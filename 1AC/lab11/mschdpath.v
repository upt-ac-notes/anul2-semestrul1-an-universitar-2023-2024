==> flow/design.v <==
module mschdpath (
    input clk, rst_b,ld_merg,upd_mreg, input [511:0] blk, output [31:0] m0
);
    function [31:0] RtRot(input [31:0] x, input [4:0] p);
        reg [63:0] tmp; begin
        tmp = {x, x} >> p; RtRot = tmp[31:0];end
    endfunction
    function [31:0] Sgm0(input [31:0]x); begin
        Sgm0=RtRot(x,7)^RtRot(x,18)^(x>>3);end
    endfunction
    function [31:0] Sgm1(input [31:0]x); begin
        Sgm1=RtRot(x,17)^RtRot(x,19)^(x>>10);end
    endfunction
    function [31:0] Mux(input sel,input [31:0]d1,d0); begin
        Mux = (sel) ?  d1 : d0 ;end
    endfunction
    function [31:0] Word32(input [511:0]blk, input [3:0]idx); begin
        Word32 = blk[511-32*idx -:32];end
    endfunction
    wire [31:0] m[0:15];
    generate
        genvar k;
        for( k = 0; k < 16; k = k +1) begin:some_name
            if(k < 15)
                rgst #(.w(32)) i0(.clk(clk),.rst_b(rst_b),.clr(1'd0),.ld(upd_mreg),.d(Mux(ld_merg,Word32(blk,k),m[k+1])),.q(m[k]));
            else
                rgst #(.w(32)) i0(.clk(clk),.rst_b(rst_b),.clr(1'd0),.ld(upd_mreg),.d(Mux(ld_merg,Word32(blk,k),m[0] + Sgm0(m[1]) + m[9] + Sgm1(m[14]))),.q(m[k]));
        end
    endgenerate
    assign m0 = m[0];
endmodule
module mschdpath_tb;
reg clk,rst_b,ld_merg,upd_mreg;
reg [511:0] blk; wire [31:0]m0;
mschdpath i0(.clk(clk),.rst_b(rst_b),.ld_merg(ld_merg),.upd_mreg(upd_mreg),.blk(blk),.m0(m0));
localparam CLK_PERIOD = 100, CLK_CYCLES = 205, RST_PULSE = 25;
initial begin
    clk = 0; repeat(2*CLK_CYCLES) #(CLK_PERIOD/2) clk = 1-clk;
end
initial begin
    rst_b = 0; #(RST_PULSE) rst_b=1;
end
initial begin
    {ld_merg,upd_mreg} = 3; #CLK_PERIOD {ld_merg,upd_mreg} = 1;     
end
initial begin
blk = 'h61626364303132338 << 444 | 8'h40;end
endmodule
module rgst #(
    parameter w=8
)(
    input clk, rst_b, ld, clr, input [w-1:0] d, output reg [w-1:0] q
);
    always @ (posedge clk, negedge rst_b)
        if (!rst_b)                 q <= 0;
        else if (clr)               q <= 0;
        else if (ld)                q <= d;
endmodule
## Step by step through the tools: mschdpath

Tool output for the design above, in the order of the flow.
Lines are those of the file above, counted from 1.
Operators: Yosys type, input widths -> output width; for muxes data width and select width s.
Library cell names are shortened.
Not given: n/a

| design | value |
|---|---|
| design top | mschdpath |
| clock port | clk |
| cell library | sky130hd |
| library corner | tt_025C_1v80 |

## Elaborated design

Source: Yosys, flattened and elaborated. Widths are those after wreduce; folded enables and synchronous resets count as part of the registers. Registers that Yosys merges into a memory's read port (data or address) are not register bits. Print and check cells do not count. Equal cells are merged and count once.

| storage and ports | value |
|---|---|
| output and inout bits | 32 |
| bits of input ports | 516 |
| bits in registers | 512 |
| elaborated cells | 39 |

| operators by class | value |
|---|---|
| mux-type cells | 16 |
| bitwise gates (word level) | 4 |
| add/sub/neg operators | 3 |

Operators by type and width:

| operator | count |
|---|---|
| $mux 32 | 16 |
| $add 32x32->32 | 3 |
| $xor 32x32->32 | 2 |
| $xor 32x22->32 | 1 |
| $xor 32x29->32 | 1 |

## Depth

Yosys ltp: most cells in a row. Word level: on the elaborated netlist, between registers, memories and ports. Mapped: between sequential cells and ports; inverters and the memories' decode and read muxes count.

| logic depth | value |
|---|---|
| word-level depth | 6 |
| ABC_AREA | 0 |
| depth in mapped cells | 18 |
| gate-level depth less buffers | 17 |

## Netlist

Yosys stat after the flow's synthesis: flattened, memories mapped to cells. It holds for the ABC_AREA given above (unset counts as 0); a run with the other value may have another netlist.
The area totals of this step are shown rounded.

Cells by type:

| cell | count | total area (µm²) |
|---|---|---|
| dfrtp_1 | 512 | 1.28E+04 |
| mux2i_1 | 486 | 4.86E+03 |
| a21oi_1 | 531 | 2.66E+03 |
| nor2_1 | 521 | 1.96E+03 |
| fa_1 | 62 | 1241.19 |
| xnor2_1 | 124 | 1.09E+03 |
| clkbuf_1 | 171 | 641.866 |
| inv_1 | 149 | 559.286 |
| ha_1 | 31 | 387.872 |
| buf_1 | 54 | 202.694 |
| xor2_1 | 21 | 183.926 |
| a21o_1 | 18 | 135.13 |
| nand2_1 | 32 | 120.115 |
| o21ai_0 | 17 | 85.082 |
| o221ai_1 | 9 | 78.826 |
| nand3_1 | 14 | 70.067 |
| o21ai_1 | 11 | 55.053 |
| nand4_1 | 8 | 50.048 |

Not listed: further types 33, cells in them 77.

| mapped netlist | value |
|---|---|
| cell count | 2848 |
| cell area after synthesis | 27800 µm² |
| sequential part of the area | 12800 µm² |
| buffers | 231 |
| flip-flops | 512 |

By module: a second synthesis without flattening, with its own total; a netlist apart from the flattened one above.

| unflattened totals | value |
|---|---|
| cells (unflattened synthesis) | 2853 |
| area total of the unflattened synthesis | 31600 µm² |

Rows give one instance, submodules left out.

Modules:

| module | area (µm²) | instances | sequential area (µm²) | cells |
|---|---|---|---|---|
| rgst #(w=32) | 1320 | 16 | 801 | 103 |
| mschdpath | 10400 | 1 | 0.0 | 1205 |

## Timing after synthesis

Source: OpenSTA report_checks on the synthesized netlist (no wires, ideal clock, input and output delay 20% of the period each), path of least setup slack; recovery checks are left aside. Register names are those of the netlist, which keeps one name where synthesis merged equal registers.

| timing post-synthesis | value |
|---|---|
| kind | reg-to-reg |
| from | reg some_name[14].genblk1.i0.q[20] |
| to | reg some_name[15].genblk1.i0.q[27] |
| data required time | 3.527 ns |
| clock period | 3.65 ns |
| time at the first pin | 0.000 ns |
| driving pins on the path | 19 |
| path buffers | 1 |
| path slack | -0.214 ns |
| arrival | 3.741 ns |
| library setup time | 0.123 ns |
| delay of the path | 3.864 ns |
| period reached after synthesis | 3.864 ns |

"delay of the path" is the arrival time less input delay plus setup time.
"driving pins on the path" counts driving pins, that of a launching flip-flop among them; a cell with two outputs on the path counts twice.
"period reached after synthesis" = period - worst setup slack (recovery checks aside). The figure is calculated, with input and output delays left at 20% of the set period.
The rows between start and end are the longest chain of elaborated cells between them; the timing report does not say that the signal goes this way. Where chains are equally long, one stands for them.
A line is the first line of the expression or statement that the cell stems from. Yosys adds cells for indexed reads and writes and turns some case tables into memories.
A register here has more assigning lines than the two given.

| on the way, post-synthesis | value |
|---|---|
| cells stage by stage | dfrtp_1 > clkbuf_1 > xnor2_1 > xnor2_1 > fa_1 > inv_1 > fa_1 > inv_1 > ha_1 > inv_1 > fa_1 > nor2b_4 > o2111ai_1 > a21oi_2 > nor2_1 > o311ai_4 > a21boi_1 > xnor2_1 > o221a_1 |
| length of the longest elaborated chain | 4 |
| elaborated cells between the ends (all ways) | 4 |
| RTL lines with such cells | 3 |
| those cells by class | add/sub (1); mux (1); logic (2) |

RTL lines, path post-synthesis:

| element | RTL line | RTL |
|---|---|---|
| start, declared | 52 | `input clk, rst_b, ld, clr, input [w-1:0] d, output reg [w-1:0] q` |
| start, assigned | 55 | `if (!rst_b)                 q <= 0;` |
| start, assigned | 57 | `else if (ld)                q <= d;` |
| $xor 32x32->32 | 12 | `Sgm1=RtRot(x,17)^RtRot(x,19)^(x>>10);end` |
| $xor 32x22->32 | 12 |  |
| $add 32x32->32 | 27 | `rgst #(.w(32)) i0(.clk(clk),.rst_b(rst_b),.clr(1'd0),.ld(upd_mreg),.d(Mux(ld_merg,Word32(blk,k),m[0] + Sgm0(m[ ...` |
| $mux 32 | 15 | `Mux = (sel) ?  d1 : d0 ;end` |
| end, assigned | 55 |  |
| end, assigned | 57 |  |
| end, declared | 52 |  |

## Worst path after layout

Path of least setup slack in the final report of run A (OpenROAD, finished layout, wires in). Where an end is a register, its clock arrival counts in the times.

| timing post-layout | value |
|---|---|
| kind | reg-to-reg |
| from | reg some_name[14].genblk1.i0.q[20] |
| to | reg some_name[15].genblk1.i0.q[31] |
| arrival | 4.56 ns |
| path buffers | 0 |
| time at the first pin | 0.63 ns |
| path slack | -0.51 ns |
| data required time | 4.04 ns |
| driving pins on the path | 18 |
| clock period | 3.58 ns |
| library setup time | 0.15 ns |

The rows between start and end are the longest chain of elaborated cells between them; the timing report does not say that the signal goes this way. Where chains are equally long, one stands for them.
A register here has more assigning lines than the two given.

| on the way, post-layout | value |
|---|---|
| cells stage by stage | dfrtp_2 > xnor2_2 > xnor2_2 > fa_1 > inv_1 > fa_1 > inv_1 > ha_2 > inv_2 > fa_2 > nor2b_4 > o2111ai_4 > a21oi_4 > nor2_2 > o311ai_4 > a21oi_1 > xnor2_1 > o221ai_1 |
| length of the longest elaborated chain | 4 |
| elaborated cells between the ends (all ways) | 4 |
| RTL lines with such cells | 3 |
| those cells by class | add/sub (1); mux (1); logic (2) |

RTL lines, path post-layout:

| element | RTL line | RTL |
|---|---|---|
| start, declared | 52 | `input clk, rst_b, ld, clr, input [w-1:0] d, output reg [w-1:0] q` |
| start, assigned | 55 | `if (!rst_b)                 q <= 0;` |
| start, assigned | 57 | `else if (ld)                q <= d;` |
| $xor 32x32->32 | 12 | `Sgm1=RtRot(x,17)^RtRot(x,19)^(x>>10);end` |
| $xor 32x22->32 | 12 |  |
| $add 32x32->32 | 27 | `rgst #(.w(32)) i0(.clk(clk),.rst_b(rst_b),.clr(1'd0),.ld(upd_mreg),.d(Mux(ld_merg,Word32(blk,k),m[0] + Sgm0(m[ ...` |
| $mux 32 | 15 | `Mux = (sel) ?  d1 : d0 ;end` |
| end, assigned | 55 |  |
| end, assigned | 57 |  |
| end, declared | 52 |  |

Subject: flow runs of mschdpath

Hi,

Module mschdpath, platform sky130hd: 2 stored runs of the flow (Yosys, OpenROAD) with differing settings, in no particular order. Input and output delays are each 20% of the period that was set; the output load is 0.01 pF.
"clock period reached" is the run's clock period less its worst setup slack. It is reckoned from that one timing run; input and output delays stay at 20% of the period that was set.
"time of the worst setup path" means the part of the period allowed to the worst setup path (the constraints hold back 20% at inputs and 20% at outputs) less its slack; where the path has registers, the arrival times of their clocks count too.
"total design power": no workload was simulated; the value follows from the tool's default switching activity.
The results are shown rounded.

#### Run A

| setting | value |
|---|---|
| period_ns | `3.58` |
| CORE_UTILIZATION | `39` |
| SETUP_SLACK_MARGIN | `0.47` |
| PLACE_DENSITY_LB_ADDON | `0.26` |
| CELL_PAD_IN_SITES_GLOBAL_PLACEMENT | `2` |
| CELL_PAD_IN_SITES_DETAIL_PLACEMENT | `0` |
| TNS_END_PERCENT | `25` |
| GPL_ROUTABILITY_DRIVEN | `1` |
| CTS_CLUSTER_DIAMETER | `248` |
| CAP_MARGIN | `30` |
| CORE_MARGIN | `2` |
| SLEW_MARGIN | `20` |

| result | value |
|---|---|
| setup slack of the worst path | -0.514 ns |
| time of the worst setup path | 4.09 ns |
| worst setup path type | reg-to-reg |
| standard-cell area of the final layout | 38700 µm² |
| full die area | 73400 µm² |
| total design power | 39.2 mW |
| post-layout utilization | 55.0% |
| Yosys chip area after synthesis | 27800 µm² |
| clock period reached | 4.094 ns |

#### Run B

| setting | value |
|---|---|
| period_ns | `3.47` |
| CORE_UTILIZATION | `63` |
| SETUP_SLACK_MARGIN | `0.5` |
| PLACE_DENSITY_LB_ADDON | `0.07` |
| CELL_PAD_IN_SITES_GLOBAL_PLACEMENT | `3` |
| TNS_END_PERCENT | `60` |
| GPL_TIMING_DRIVEN | `1` |
| GPL_ROUTABILITY_DRIVEN | `1` |
| CTS_CLUSTER_SIZE | `92` |
| CTS_CLUSTER_DIAMETER | `22` |
| MAX_ROUTING_LAYER | `met4` |
| CAP_MARGIN | `20` |
| CORE_MARGIN | `2` |
| SLEW_MARGIN | `20` |

Incomplete, placement halted on FLW-0024.

Regards
